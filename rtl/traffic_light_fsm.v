==> flow/design.v <==
module traffic_light_fsm (
    input  clk,
    input  reset,
    input  ped_req,
    output reg ns_red,
    output reg ns_yellow,
    output reg ns_green,
    output reg ew_red,
    output reg ew_yellow,
    output reg ew_green,
    output reg ped_green
);
    parameter S_NS_GREEN  = 3'd0;
    parameter S_NS_YELLOW = 3'd1;
    parameter S_EW_GREEN  = 3'd2;
    parameter S_EW_YELLOW = 3'd3;
    parameter S_PED       = 3'd4;
    reg [2:0] state, next_state;
    parameter NS_GREEN_TIME  = 5;
    parameter NS_YELLOW_TIME = 2;
    parameter EW_GREEN_TIME  = 5;
    parameter EW_YELLOW_TIME = 2;
    parameter PED_TIME       = 4;
    reg [3:0] count;
    always @(posedge clk or posedge reset) begin
        if (reset) begin
            state <= S_NS_GREEN;
            count <= 0;
        end else if (state != next_state) begin
            state <= next_state;
            count <= 0;
        end else begin
            count <= count + 1;
        end
    end
    always @(*) begin
        next_state = state;
        case (state)
            S_NS_GREEN: begin
                if (count == NS_GREEN_TIME - 1)
                    next_state = S_NS_YELLOW;
            end
            S_NS_YELLOW: begin
                if (count == NS_YELLOW_TIME - 1) begin
                    if (ped_req)
                        next_state = S_PED;
                    else
                        next_state = S_EW_GREEN;
                end
            end
            S_EW_GREEN: begin
                if (count == EW_GREEN_TIME - 1)
                    next_state = S_EW_YELLOW;
            end
            S_EW_YELLOW: begin
                if (count == EW_YELLOW_TIME - 1) begin
                    if (ped_req)
                        next_state = S_PED;
                    else
                        next_state = S_NS_GREEN;
                end
            end
            S_PED: begin
                if (count == PED_TIME - 1)
                    next_state = S_NS_GREEN;
            end
            default: next_state = S_NS_GREEN;
        endcase
    end
    always @(*) begin
        ns_red = 0; ns_yellow = 0; ns_green = 0;
        ew_red = 0; ew_yellow = 0; ew_green = 0;
        ped_green = 0;
        case (state)
            S_NS_GREEN: begin
                ns_green = 1;
                ew_red   = 1;
            end
            S_NS_YELLOW: begin
                ns_yellow = 1;
                ew_red    = 1;
            end
            S_EW_GREEN: begin
                ew_green = 1;
                ns_red   = 1;
            end
            S_EW_YELLOW: begin
                ew_yellow = 1;
                ns_red    = 1;
            end
            S_PED: begin
                ped_green = 1;
                ns_red = 1;
                ew_red = 1;
            end
        endcase
    end
endmodule
[Step by step through the tools: traffic_light_fsm]
Tool output for the design above, in the order of the flow.
Lines are those of the file above, counted from 1.
Operators: Yosys type, input widths -> output width; for muxes data width and select width s.
Library cell names are shortened.
The mark - stands for no value.
Set-up
  design top: traffic_light_fsm
  clock port: clk
  cell library: sky130hd
  library corner: tt_025C_1v80

[Elaborated design]
Source: Yosys, flattened and elaborated, memories not mapped. Widths are those after wreduce; folded enables and synchronous resets count as part of the registers. Registers that Yosys merges into a memory's read port (data or address) are not register bits. Print and check cells do not count. Equal cells are merged and count once.
Bit counts
  bits in registers: 7
  output and inout bits: 7
  word-level cells: 30
Cells by class
  equality and inequality tests: 8
  $add $sub $neg: 1
  mux-type cells: 16
  reductions and logical operators: 3
Operator list (number)
  $mux 3: 7
  $pmux 3 s5: 1
  $mux 1: 7
  $eq 3x2->1 const B: 2
  $reduce_or 3->1: 2
  $add 4x1->4 const B: 1
  $eq 4x1->1 const B: 1
  $eq 4x2->1 const B: 1
  $eq 4x3->1 const B: 1
  $mux 4: 1
  $eq 3x1->1 const B: 1
  $ne 3x3->1: 1
  $eq 3x3->1 const B: 1
  $logic_not 3->1: 1

[Logic depth]
Depth = most cells in a row (Yosys ltp): at word level without a register or memory, in the mapped netlist without a sequential cell, where the memories' decode and read muxes count.
Depth
  word-level depth: 5
  ABC_AREA: 0
  gate-level depth with buffers: 5
  mapped depth without buffers: 5

[Netlist]
Yosys stat after the flow's synthesis: flattened, memories mapped to cells. It holds for the ABC_AREA given above (unset counts as 0); a run with the other value may have another netlist.
Totals and module areas in this step are rounded.
Mapped netlist
  cell count: 49
  flip-flops: 7
  synthesis area: 454.2 sq um
  buffer cells: 2
  area of sequential cells: 175.2 sq um
Cells by type (number)
  dfrtp_1: 7
  ha_1: 3
  nor3b_1: 4
  nand4bb_4: 1
  inv_1: 7
  nor3_1: 5
  o21ai_0: 4
  a21oi_1: 3
  nand2_1: 3
  nand4bb_1: 1
  a21oi_2: 1
  o32ai_1: 1
  xnor2_1: 1
  xor2_1: 1
  buf_4: 1
  nand3b_1: 1
  nor2b_1: 1
  or3_1: 1
Not listed: further types 3, cells in them 3.

[Path before layout]
Path of least setup slack by OpenSTA after synthesis, without wires, with an ideal clock, recovery checks aside; 20% of the period is set as input and as output delay. Where synthesis merged equal registers, the netlist keeps one of their names.
Timing path after synthesis
  path kind: reg2out
  start point: register state[2]
  end point: output ns_yellow
  arrival: 924 ps
  setup slack: 764 ps
  time at the first pin: 0 ps
  period: 2110 ps
  driving pins on the path: 3
  required time: 1688 ps
  delay of the path: 924 ps
  output delay: 422 ps
  synthesis period reached: 1346 ps
"delay of the path" = arrival - input delay + setup time.
At an output port there is no setup time.
"driving pins on the path" counts driving pins, that of a launching flip-flop among them; a cell with two outputs on the path counts twice.
"synthesis period reached" is the clock period less the worst setup slack; recovery checks do not enter. This is arithmetic on one report: input and output delays are still those of the set period (20% each).
Between the ends stands the longest chain of elaborated cells between them, by number of cells; it is not shown to be the way that was timed. Of several equally long chains one is given.
Each line given opens the expression or statement behind the cell; cells for indexed reads and writes are added by Yosys, which also makes memories of some case tables.
Between the ends, after synthesis
  cell sequence: dfrtp_1 -> clkbuf_1 -> nor3b_1
  length of the longest elaborated chain: 2
Ends and longest elaborated chain, after synthesis
  from (decl): RTL line 18  | reg [2:0] state, next_state;
  from (assign): RTL line 27  | state <= S_NS_GREEN;
  from (assign): RTL line 30  | state <= next_state;
  $eq 3x1->1: RTL line 74  | case (state)
  $mux 1: RTL line 74
  to (decl): RTL line 6  | output reg ns_yellow,

[Worst path after layout]
From the final timing report of flow run A: the path of least setup slack in the routed layout; clock arrival at registers is part of the times.
The path's times are printed in steps of 10 ps; the period is the one set.
Timing path post-layout
  path kind: reg2out
  start point: register state[0]
  end point: output ns_red
  output delay: 300 ps
  setup slack: 70 ps
  required time: 1190 ps
  arrival: 1130 ps
  driving pins on the path: 5
  period: 1490 ps
  time at the first pin: 260 ps
Between the ends stands the longest chain of elaborated cells between them, by number of cells; it is not shown to be the way that was timed. Of several equally long chains one is given.
Between the ends, post-layout
  cell sequence: dfrtp_2 -> nor2_2 -> nand2_2 -> o21ai_1 -> buf_2
  length of the longest elaborated chain: 3
Ends and longest elaborated chain, post-layout
  from (decl): RTL line 18  | reg [2:0] state, next_state;
  from (assign): RTL line 27  | state <= S_NS_GREEN;
  from (assign): RTL line 30  | state <= next_state;
  $eq 3x3->1: RTL line 74  | case (state)
  $reduce_or 3->1
  $mux 1: RTL line 74
  to (decl): RTL line 5  | output reg ns_red,

==> results <==
Stored flow runs of traffic_light_fsm (2 of them; Yosys, OpenROAD, sky130hd). They differ in their settings and are not a sequence. Constraints: input delay and output delay 20% of the set period each, output load 0.01 pF.
"achieved clock period" = clock period - worst setup slack. The figure is calculated, with input and output delays left at 20% of the set period.
By "worst setup path time" is meant the share of the clock period that the worst setup path is allowed (20% is reserved at inputs, 20% at outputs), minus its slack. Clock arrival times at its registers enter into it.
"power": no workload was simulated; the value follows from the tool's default switching activity.
"worst setup path time" is known to 10 ps.
Values from the reports are rounded here.

Flow run A
==> flow/run.sh <==
#!/bin/bash
# the make line also repeats the synthesis and layout settings of config.mk as NAME=value (left out here)
make -C /OpenROAD-flow-scripts/flow DESIGN_CONFIG=/design/flow/config.mk WORK_HOME=/design/flow/orfs CLKGATE_MAP_FILE= finish
==> flow/config.mk <==
export PLATFORM = sky130hd
export DESIGN_NAME = traffic_light_fsm
export DESIGN_NICKNAME = traffic_light_fsm
export VERILOG_FILES = /design/flow/design.v
export SDC_FILE = /design/flow/constraint.sdc
export NUM_CORES = 4
export LEC_CHECK = 0
export CAP_MARGIN = 20
export CELL_PAD_IN_SITES_DETAIL_PLACEMENT = 1
export CELL_PAD_IN_SITES_GLOBAL_PLACEMENT = 2
export CORE_MARGIN = 6
export CORE_UTILIZATION = 29
export CTS_CLUSTER_DIAMETER = 277
export CTS_CLUSTER_SIZE = 68
export GPL_ROUTABILITY_DRIVEN = 1
export MAX_ROUTING_LAYER = met4
export MIN_ROUTING_LAYER = met1
export PLACE_DENSITY_LB_ADDON = 0.03
export SLEW_MARGIN = 20
==> flow/constraint.sdc <==
create_clock -name core_clock -period 1.49 [get_ports {clk}]
set_input_delay 0.2980 -clock core_clock [delete_from_list [all_inputs] [get_ports {clk}]]
set_output_delay 0.2980 -clock core_clock [all_outputs]
set_load 0.01 [all_outputs]

==> results of flow run A <==
chip area after synthesis (Yosys): 454.2 sq um
die area: 2660 sq um
standard-cell area of the final layout: 611.8 sq um
utilization: 44.3%
worst setup slack after layout: 65 ps
total negative slack: 0 ps
power: 0.001285 W
achieved clock period: 1425 ps
worst setup path time: 1130 ps
worst setup path kind: reg2out

Flow run B
==> flow/run.sh <==
#!/bin/bash
# the make line also repeats the synthesis and layout settings of config.mk as NAME=value (left out here)
make -C /OpenROAD-flow-scripts/flow DESIGN_CONFIG=/design/flow/config.mk WORK_HOME=/design/flow/orfs CLKGATE_MAP_FILE= finish
==> flow/config.mk <==
export PLATFORM = sky130hd
export DESIGN_NAME = traffic_light_fsm
export DESIGN_NICKNAME = traffic_light_fsm
export VERILOG_FILES = /design/flow/design.v
export SDC_FILE = /design/flow/constraint.sdc
export NUM_CORES = 4
export LEC_CHECK = 0
export CAP_MARGIN = 20
export CELL_PAD_IN_SITES_GLOBAL_PLACEMENT = 3
export CORE_MARGIN = 2
export CORE_UTILIZATION = 49
export CTS_CLUSTER_DIAMETER = 243
export CTS_CLUSTER_SIZE = 88
export MAX_ROUTING_LAYER = met5
export MIN_ROUTING_LAYER = met1
export PLACE_DENSITY_LB_ADDON = 0.14
export SETUP_SLACK_MARGIN = 0.12
export SLEW_MARGIN = 20
export TNS_END_PERCENT = 65
==> flow/constraint.sdc <==
create_clock -name core_clock -period 0.743 [get_ports {clk}]
set_input_delay 0.1486 -clock core_clock [delete_from_list [all_inputs] [get_ports {clk}]]
set_output_delay 0.1486 -clock core_clock [all_outputs]
set_load 0.01 [all_outputs]

==> results of flow run B <==
did not finish, floorplanning stopped with PDN-0185
